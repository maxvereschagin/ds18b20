==> flow/design.v <==
module CRC(
	input clk,
	input rst,
	input DataIn,
	input enable,
	output reg [7:0] DataOut
);
always @(posedge clk)
	if(rst)
		DataOut <= 8'd0;
	else if(enable)
		begin
		DataOut[7] <= DataIn^DataOut[0];
		DataOut[6] <= DataOut[7];
		DataOut[5] <= DataOut[6];
		DataOut[4] <= DataOut[5];
		DataOut[3] <= (DataIn^DataOut[0])^DataOut[4];
		DataOut[2] <= (DataIn^DataOut[0])^DataOut[3];
		DataOut[1] <= DataOut[2];
		DataOut[0] <= DataOut[1];
		end
endmodule
module OneWireFSM(
    input clk,
    input rst, 
    input s_busy,
    input [7:0] crc_data,
    input [7:0] m_data_i,
    input rd_strb,
    input convert_done,
    input s_error,
    output reg slave_presence,
    output reg [7:0] m_data_o,
    output wr,
    output rd,
    output reg crc_rst,
    output reg [15:0] Temp,
    output crc_en,
    output data_valid,
    output reg check_convert
);
localparam [2:0] s_reset = 3'd0, s_presence = 3'd1, s_init = 3'd2, s_start_convert = 3'd3, s_wait_conv = 3'd4, s_read_scratchpad = 3'd5, s_read_data = 3'd6;
reg [2:0] state;
reg [3:0] bytes_counter;
reg [7:0] tempL;
reg [7:0] tempH;
reg [7:0] CRC;
reg [7:0] InitData [4:0];  
reg [7:0] ConvertData [1:0];  
reg [7:0] ReadData [1:0];  
reg slave_init;
integer i;
assign wr = ~s_busy & ((state == s_init & bytes_counter < 5) | (state == s_start_convert & bytes_counter < 2) | (state == s_read_scratchpad & bytes_counter < 2));
assign rd = ~s_busy & (state == s_read_data & bytes_counter < 9);
always @(posedge clk)
if(rst)
    state <= s_reset;
else 
    begin
        case(state)
        s_reset: 
        begin
            slave_presence <= 1'b1;
            state <= s_presence; 
            slave_init <= 1'b0;
        end
        s_presence:
        begin
            crc_rst <= 1'b0;
            bytes_counter <= 4'd0; 
            InitData[4] <= 8'hCC;
            InitData[3] <= 8'h4E;
            InitData[2] <= 8'hFF;
            InitData[1] <= 8'hFF;
            InitData[0] <= 8'h1F;  
            ConvertData[1] <= 8'hCC;
            ConvertData[0] <= 8'h44;
            ReadData[1] <= 8'hCC;
            ReadData[0] <= 8'hBE;
            slave_presence <= 1'b0;
            if(~s_busy) 
            begin
            if(s_error) state <= s_reset;
            if(~slave_init) state <= s_init;
            else if(convert_done) state <= s_read_scratchpad;
            else state <= s_start_convert;  
            end
        end
        s_init:
        begin
            if(~s_busy) 
            begin
                slave_init <= 1'b1;
                bytes_counter <= bytes_counter + 1'b1;
                if(bytes_counter == 5)
                begin
                    state <= s_presence;
                    slave_presence <= 1'b1;
                end
                else if(bytes_counter < 5)
                begin
                    InitData[0] <= 8'd0;
                    for(i = 4; i > 0; i=i-1) InitData[i] <= InitData[i-1];
                end
            end
        end
        s_start_convert:
		begin
            if(bytes_counter == 2) 
            begin
                if(~s_busy) 
                begin
                state <= s_wait_conv;
                check_convert <= 1'b1;
                end
            end
            else if(bytes_counter < 2) begin    
                if(~s_busy)
                begin
                    bytes_counter <= bytes_counter + 1'b1;
                    ConvertData[1] <= ConvertData[0];
                    ConvertData[0] <= 8'd0; 
                end
            end   
        end
        s_wait_conv:
        begin
            check_convert <= 1'b0;
            slave_presence <= 1'b0;
            if(convert_done)
            begin
                state <= s_presence;
                slave_presence <= 1'b1;
            end
        end
        s_read_scratchpad:
        begin
            if(~s_busy)
            begin
                bytes_counter <= bytes_counter + 1'b1;
                if(bytes_counter == 2)
                begin
                    state <= s_read_data;
                    crc_rst <= 1'b1;
                    bytes_counter <= 4'd0;
                end
                else if(bytes_counter < 2)
                begin
                    ReadData[1] <= ReadData[0];
                    ReadData[0] <= 8'd0; 
                end
            end
        end
        s_read_data:
        begin
            crc_rst <= 1'b0;
            if(~s_busy)
            begin
                bytes_counter <= bytes_counter + 1'b1;
                if(bytes_counter == 9)
                begin
                    state <= s_presence;
                    slave_presence <= 1'b1;
                end
            end
        end
        default: state <= s_reset;
        endcase
    end
always @(posedge clk)
if(crc_rst)
    tempL <= 8'd0; 
else if(((state == s_read_data) & (bytes_counter == 4'd1)) & ~s_busy)  
    tempL <= m_data_i;
always @(posedge clk)
if(crc_rst)
    tempH <= 8'd0; 
else if(((state == s_read_data) & (bytes_counter == 4'd2)) & ~s_busy)
    tempH <= m_data_i;
always @(posedge clk)
if(crc_rst)
    CRC <= 8'd0;
else if(((state == s_read_data) & (bytes_counter == 4'd9)) & ~s_busy)
    CRC <= m_data_i;   
always @(posedge clk)
if(data_valid)
    Temp <= {tempH, tempL};    
assign data_valid = (state != s_read_data) & (CRC == crc_data);  
assign crc_en = (bytes_counter < 4'd9) ? rd_strb : 1'b0;
always @(state, InitData[4], ConvertData[1], ReadData[1])  
begin
    case(state)
    s_init:      m_data_o = InitData[4];
    s_start_convert:   m_data_o = ConvertData[1];
    s_read_scratchpad: m_data_o = ReadData[1];
    default:           m_data_o = 8'h00;
    endcase
end
endmodule
module OneWireTXRX(
	input clk,
	input rst,
	input rd,
	input wr,
	input presence,
	input check_convert,
	input [7:0] data_i,
	inout line,
	output busy,
	output rd_strb,
	output reg error,
	output [7:0] data_o,
	output major_data,
	output reg convert_done
);
reg [2:0] state;
reg [31:0] timer;
reg line_en;
reg [7:0] receive_data;
reg [7:0] transmit_data;
reg [3:0] bit_counter;
reg  slave_ready;
reg [2:0] major_sel;
assign major_data = (major_sel[2] & major_sel[1]) | (major_sel[2] & major_sel[0]) | (major_sel[1] & major_sel[0]);
localparam [2:0] s_wait = 3'd0, s_presence = 3'd1,
				 s_write_byte = 3'd2, s_write_zero = 3'd3, s_write_one = 3'd4, 
				 s_read_line = 3'd5, s_check_convert = 3'd6;
parameter FREQ = 48;  
localparam ReadTime          = 5    * FREQ;		 
localparam ReadTimeSlot      = 65   * FREQ;	     
localparam ReadTakeTime      = 15   * FREQ;		 
localparam WriteZeroTime     = 60   * FREQ;		 
localparam WriteOneTime      = 5    * FREQ;		 
localparam WriteTimeSlot     = 65   * FREQ;      
localparam PresenceTime      = 720  * FREQ; 	 
localparam PresenceCheckTime = 780  * FREQ;	     
localparam PresenceTimeSlot  = 1020 * FREQ; 	 
localparam TimeForMajorSel   = 1    * FREQ;      
assign line = line_en ? 1'b0 : 1'bz;  
assign rd_strb = (state == s_read_line) & (timer == ReadTakeTime + 2*TimeForMajorSel);  
assign busy = ~(state == s_wait);  
assign data_o = transmit_data;  
always @(posedge clk)
begin
	if(rst) 
		state <= s_wait;
	else 
	begin
		case(state)
		s_presence:
		begin
		    convert_done <= 1'b0;
			timer <= timer + 1'b1;
			if(timer == PresenceTimeSlot)
				begin
				state <= s_wait;
				if(slave_ready) error <= 1'b0;
				else error <= 1'b1;
				end
			else if(timer < PresenceTime)
				line_en <= 1'b1;
			else if((PresenceTime < timer) & (timer < PresenceCheckTime)) 
			    line_en <= 1'b0;
			else if(timer > PresenceCheckTime)
			    begin
				if(~line) slave_ready <= 1'b1;
				line_en <= 1'b0;
				end	
		end
		s_wait:
		begin
		    slave_ready <= 1'b0;
		    line_en <= 1'b0;  
			bit_counter <= 4'd0;
			timer <= 32'd0;
			transmit_data <= 8'd0;
			timer <= 32'd0;
			receive_data <= 8'd0;
			if(presence) state <= s_presence;
			else if(rd) state <= s_read_line;
			else if(wr)
			begin
				state <= s_write_byte;
				receive_data <= data_i;  
			end
			else if(check_convert) 
				state <= s_check_convert;
		end
		s_write_byte:
		begin
		    convert_done <= 1'b0;
			timer <= 32'd0;
			if (bit_counter == 4'd8)  state <= s_wait;  
			else if(receive_data[0])  state <= s_write_one;
			else if(~receive_data[0]) state <= s_write_zero;
		end
		s_write_zero:
		begin
			timer <= timer + 1'b1;
			if(timer == WriteTimeSlot)  
			begin
				state <= s_write_byte;
				receive_data <= {1'b0, receive_data[7:1]};
				bit_counter <= bit_counter + 1'b1;
			end
			else if(timer < WriteZeroTime)
				line_en <= 1'b1;
			else if(timer > WriteZeroTime)
				line_en <= 1'b0;
		end
		s_write_one:
		begin
			timer <= timer + 1'b1;
			if(timer == WriteTimeSlot)
			begin
				state <= s_write_byte;
				receive_data <= {1'b0, receive_data[7:1]};
				bit_counter <= bit_counter + 1'b1;
			end
			else if(timer < WriteOneTime)
				line_en <= 1'b1;
			else if(timer > WriteOneTime)
				line_en <= 1'b0;
		end
		s_read_line:
		begin
		    convert_done <= 1'b0;
			timer <= timer + 1'b1;
			if(timer == ReadTimeSlot)
			begin
				timer <= 32'd0;
				if(bit_counter == 4'd8)
					state <= s_wait;	
			end
			else if(timer == ReadTakeTime)
			    major_sel <= {line, major_sel[2:1]};
			else if(timer == ReadTakeTime + TimeForMajorSel) 
                major_sel <= {line, major_sel[2:1]};
			else if(timer == ReadTakeTime + 2*TimeForMajorSel)
			begin 
                major_sel <= {line, major_sel[2:1]};
                bit_counter <= bit_counter + 1'b1;
				if(bit_counter <= 8)
				transmit_data <= {major_data, transmit_data[7:1]}; 
			end
			else if(timer < ReadTime)
				line_en <= 1'b1;
			else if(timer > ReadTime)
				line_en <= 1'b0;
		end
		s_check_convert:
		begin
			convert_done <= 1'b0;
			if(timer < ReadTime)
			begin
				timer <= timer + 1'b1;
				line_en <= 1'b1;
			end
			else 
			begin
				line_en <= 1'b0;
				if(line)
				begin
					convert_done <= 1'b1;
					state <= s_wait;
				end
			end
		end
		default: state <= s_wait;
		endcase
	end
end
endmodule 
module top(
    input clk,
    input rst,
    output sign,
    output [1:0] hundreds,
    output [6:0] seven_segment_out,
    output select, 
    inout line,
    output valid
);
reg [12:0] counter;
always @(posedge clk)
    counter <= counter + 1'b1;
wire [7:0] led_bits;
wire [15:0] digital;
reg [6:0] seven_segment_tens;
reg [6:0] seven_segment_units;
wire [3:0] tens, units;
wire [7:0] remains;
assign hundreds = led_bits / 100;
assign remains = led_bits % 100;
assign tens = remains / 10;
assign units = remains % 10; 
assign led_bits = digital[11] ? ( ~ digital[11:4] + 1'b1 ) : digital[11:4];  
assign sign = digital[11];
assign select = counter[12];  
assign seven_segment_out = counter[12] ? ~seven_segment_tens : ~seven_segment_units;  
always @(*)
begin
    seven_segment_tens = 7'dx;
    case(tens)
    4'd0: seven_segment_tens = 7'b1111_110;
    4'd1: seven_segment_tens = 7'b0110_000;
    4'd2: seven_segment_tens = 7'b1101_101;
    4'd3: seven_segment_tens = 7'b1111_001;
    4'd4: seven_segment_tens = 7'b0110_011;
    4'd5: seven_segment_tens = 7'b1011_011;
    4'd6: seven_segment_tens = 7'b1011_111;
    4'd7: seven_segment_tens = 7'b1110_000;
    4'd8: seven_segment_tens = 7'b1111_111;
    4'd9: seven_segment_tens = 7'b1111_011;
    default: seven_segment_tens = 7'dx;    
    endcase
end
always @(*)
begin
    seven_segment_units = 7'dx;
    case(units)
    4'd0: seven_segment_units = 7'b1111_110;
    4'd1: seven_segment_units = 7'b0110_000;
    4'd2: seven_segment_units = 7'b1101_101;
    4'd3: seven_segment_units = 7'b1111_001;
    4'd4: seven_segment_units = 7'b0110_011;
    4'd5: seven_segment_units = 7'b1011_011;
    4'd6: seven_segment_units = 7'b1011_111;
    4'd7: seven_segment_units = 7'b1110_000;
    4'd8: seven_segment_units = 7'b1111_111;
    4'd9: seven_segment_units = 7'b1111_011;
    default: seven_segment_units = 7'dx;    
    endcase
end
 wire rd_strb; 
 wire slave_presence; 
 wire wr, rd;
 wire [7:0] m_data_i;
 wire [7:0] m_data_o;
 wire crc_rst;
 wire crc_en;
 wire [7:0] crc_data;
 wire major_data;
 wire s_busy;   
 wire s_error;
 wire check_convert;
 wire convert_done;
OneWireFSM ControlFSM(
    .clk(clk),
    .rst(rst),
    .check_convert(check_convert),
    .s_busy(s_busy),
    .s_error(s_error),
    .crc_data(crc_data),
    .m_data_i(m_data_i),
    .rd_strb(rd_strb),
    .slave_presence(slave_presence),
    .m_data_o(m_data_o),
    .wr(wr),
    .rd(rd),
    .crc_rst(crc_rst),
    .Temp(digital),
    .crc_en(crc_en),
    .data_valid(valid),
    .convert_done(convert_done)
);  
OneWireTXRX #(.FREQ(27)) RecieveTransmitModule( 
    .clk(clk),
	.rst(rst),
	.rd(rd),
	.wr(wr),
	.presence(slave_presence),
	.check_convert(check_convert),
	.data_i(m_data_o),
	.line(line),
	.busy(s_busy),
	.rd_strb(rd_strb),
	.error(s_error),
	.data_o(m_data_i),
	.major_data(major_data),
	.convert_done(convert_done)
);
CRC CRC8 (
    .clk(clk),
    .rst(crc_rst),
    .enable(crc_en), 
    .DataIn(major_data), 
    .DataOut(crc_data)
);
endmodule
# Step by step through the tools: top
# The steps from the RTL of top to its reports follow in flow order.
# Lines are those of the file above, counted from 1.
# Operators carry their Yosys type and port widths (W data, S select, Z words).
# Library cell names are shortened.
# Not given: --
[setup] top_module="top" clk_port="clk" library="sky130hd" corner="tt_025C_1v80"

# After elaboration
# Source: Yosys, flattened and elaborated. Widths are those after wreduce. Registers that Yosys merges into a memory's read port (data or address) are not register bits. Print and check cells do not count.
# Yosys's memory passes give these memory sizes; they may raise the number of words (mostly to a power of two), join words into wider ones and drop unused or constant bits.
[word_totals] out_inout_bits=13 register_bits=196 mem_count=2 rom_bits=224 wordCells=317 in_bits=2
[classes] muxes=128 logic=30 n_reduce_logical=40 equal=59 addsub=5 div=4 compare=13
[memory_table] memory="(name not given)" words=16 width=7 rd=1 wr=0 line=421 rtl="case(units)"
[memory_table] memory="(name not given)" words=16 width=7 rd=1 wr=0 line=404 rtl="case(tens)"
[ops] cell="$mux W8" count=37
[ops] cell="$div A8 B7 Y32 const B" count=1
[ops] cell="$mod A8 B7 Y32 const B" count=1
[ops] cell="$pmux W8 S2" count=11
[ops] cell="$div A8 B4 Y32 const B" count=1
[ops] cell="$mod A8 B4 Y32 const B" count=1
[ops] cell="$pmux W32 S4" count=1
[ops] cell="$eq A32 B9 Y1 const B" count=3
[ops] cell="$mux W3" count=27
[ops] cell="$lt A32 B15 Y1 const B" count=2
[ops] cell="$mux W32" count=2
[ops] cell="$ne A2 B2 Y1 const B" count=21
[ops] cell="$mux W4" count=10
[ops] cell="$lt A15 B32 Y1 const A" count=1
[ops] cell="$add A32 B1 Y32 const B" count=1
[ops] cell="$gt A32 B11 Y1 const B" count=1
[ops] cell="$lt A32 B11 Y1 const B" count=1
[ops] cell="$eq A32 B11 Y1 const B" count=1
[ops] cell="$gt A32 B15 Y1 const B" count=1
[ops] cell="$eq A32 B15 Y1 const B" count=1
[ops] cell="$gt A32 B8 Y1 const B" count=1
[ops] cell="$lt A32 B8 Y1 const B" count=1
[ops] cell="$mux W1" count=28
[ops] cell="$pmux W8 S3" count=1
[ops] cell="$ne A2 B1 Y1 const B" count=11
[ops] cell="$reduce_and A7 Y1" count=3
[ops] cell="$pmux W3 S7" count=1
[ops] cell="$reduce_and A5 Y1" count=4
# Other operator kinds: 46; their cells: 104.

# Depth
# Depth = most cells in a row (Yosys ltp): at word level without a register or memory, in the mapped netlist without a sequential cell, where the memories' decode and read muxes count.
[logic_depth] word_depth=9 ABC_AREA=0 ltp_mapped=7 ltp_nobuf=7

# Synthesis result
# Yosys stat after the flow's synthesis: flattened, memories mapped to cells. It holds for the ABC_AREA given above (unset counts as 0); a run with the other value may have another netlist.
# The area totals of this step are shown rounded.
[by_type] cell="edfxtp_1" count=74
[by_type] cell="dfxtp_1" count=35
[by_type] cell="nor2_1" count=81
[by_type] cell="xnor2_1" count=30
[by_type] cell="nand3_1" count=30
[by_type] cell="xor2_1" count=17
[by_type] cell="a21oi_1" count=25
[by_type] cell="nand2_1" count=33
[by_type] cell="ha_1" count=9
[by_type] cell="mux2i_1" count=10
[by_type] cell="nor4_1" count=15
[by_type] cell="buf_4" count=11
[by_type] cell="nand2b_1" count=13
[by_type] cell="inv_1" count=21
[by_type] cell="and4_1" count=7
[by_type] cell="clkbuf_1" count=16
[by_type] cell="o31ai_1" count=8
[by_type] cell="and2_1" count=9
# Other cell types: 31; their cells: 72.
[synth_totals] sequential_area_um2=2920 area_um2=5330 ff_cells=109 mapped_cells=516
# The figures by module come from a second, unflattened synthesis with its own total; it is not the netlist above.
[unflattened] cells_unflattened=887 area_unflattened_um2=8600
# Each row is one instance without its submodules.
[modules] mod="OneWireFSM" cells=299 n_inst=1 mod_area_um2=3290 mod_seq_area_um2=2000
[modules] mod="OneWireTXRX #(FREQ=27)" cells=330 n_inst=1 mod_area_um2=3160 mod_seq_area_um2=1520
[modules] mod="top" cells=227 n_inst=1 mod_area_um2=1820 mod_seq_area_um2=260
[modules] mod="CRC" cells=31 n_inst=1 mod_area_um2=324 mod_seq_area_um2=160

# Timing after synthesis
# Path of least setup slack by OpenSTA after synthesis, without wires, with an ideal clock, recovery checks aside; 20% of the period is set as input and as output delay. Where synthesis merged equal registers, the netlist keeps one of their names.
[synth_path] path_type="input port to flip-flop" startpoint="in rst" endpoint="reg RecieveTransmitModule.timer[0]" clock_period_ps=5940 stages=2 path_delay_ps=3076 t_first_pin_ps=1188 arrival_ps=3794 setup_time_ps=470 path_slack_ps=1676 synth_period_reached_ps=4264
# "path_delay_ps" = arrival - input delay + setup time.
# "stages": output pins that drive a net of the path, with the launching flip-flop's if there is one; two outputs of one cell count as two.
# "synth_period_reached_ps" is the clock period less the worst setup slack; recovery checks do not enter. This is arithmetic on one report: input and output delays are still those of the set period (20% each).
# Between the ends stands the longest chain of elaborated cells between them, by number of cells; it is not shown to be the way that was timed. Of several equally long chains one is given.
# A line is the first line of the expression or statement that the cell stems from. Yosys adds cells for indexed reads and writes and turns some case tables into memories.
# A register here has more assigning lines than the two given.
[synth_via] cell_sequence="clkbuf_1 > a211oi_1" elab_chain_cells=2 cone_cells=2 lines_between=0 classes_between="logic (1); reduce/logical (1)"
[synth_lines] element="from (decl)" line=376 rtl="input rst,"
[synth_lines] element="$not A1 Y1"
[synth_lines] element="$reduce_and A3 Y1"
[synth_lines] element="to (assign)" line=253 rtl="timer <= timer + 1'b1;"
[synth_lines] element="to (assign)" line=299 rtl="timer <= timer + 1'b1;"
[synth_lines] element="to (decl)" line=217 rtl="reg [31:0] timer;"

# Timing after layout
# From the final timing report of job 1: the path of least setup slack in the routed layout; clock arrival at registers is part of the times.
# The path's times are printed in steps of 10 ps; the period is the one set.
[layout_path] path_type="flip-flop to output port" startpoint="reg ControlFSM.state" endpoint="out valid" clock_period_ps=6110 t_first_pin_ps=380 path_slack_ps=2850 arrival_ps=2030 output_delay_ps=1220 stages=5
# Where an end lacks its bit number, it is one bit of the signal, or one of the new flip-flops if synthesis recoded a state register.
# A register here has more assigning lines than the two given.
[layout_via] cell_sequence="dfxtp_2 > nor2_1 > nand2_1 > o311a_1 > clkdlybuf4s50_1"
[layout_lines] element="from (decl)" line=43 rtl="reg [2:0] state;"
[layout_lines] element="from (assign)" line=57 rtl="state <= s_reset;"
[layout_lines] element="from (assign)" line=64 rtl="state <= s_presence;"
[layout_lines] element="to (decl)" line=382 rtl="output valid"
# No chain of elaborated cells between the ends is given.

# Record of 2 stored runs of the RTL-to-layout flow on top, platform sky130hd. The runs are unordered. Constraints: input delay and output delay 20% of the set period each, output load 0.01 pF.
# "achieved_clock_period_ps" means the clock period less the worst setup slack. The figure is calculated, with input and output delays left at 20% of the set period.
# "final_power_mw" rests on the timing tool's default activity at the inputs, not on a simulated workload.
# The results are shown rounded.
run="job 1" settings period_ns=6.11 CORE_UTILIZATION=51 SETUP_SLACK_MARGIN=0.8 CAP_MARGIN=20 SLEW_MARGIN=35 MIN_ROUTING_LAYER="met2" MAX_ROUTING_LAYER="met4" CORE_MARGIN=2
run="job 1" results synthesis_area_um2=5330 final_power_mw=1.40 finalUtil_pct=55.2 timing.setup.ws_ps=2850 final_cell_area_um2=5650 final_hold_ws_ps=427 die_footprint_um2=11300 timing.setup.tns_ps=0 achieved_clock_period_ps=3256
run="job 2" settings period_ns=7.06 CORE_UTILIZATION=47 PLACE_DENSITY_LB_ADDON=0.17 CELL_PAD_IN_SITES_GLOBAL_PLACEMENT=1 TNS_END_PERCENT=75 ABC_AREA=0 CTS_CLUSTER_DIAMETER=326 MAX_ROUTING_LAYER="met4" CAP_MARGIN=20 CORE_MARGIN=2 SLEW_MARGIN=20
run="job 2" results final_hold_ws_ps=413 final_cell_area_um2=5740 timing.setup.tns_ps=0 final_power_mw=1.31 finalUtil_pct=52.5 timing.setup.ws_ps=3760 synthesis_area_um2=5330 achieved_clock_period_ps=3300 die_footprint_um2=12200
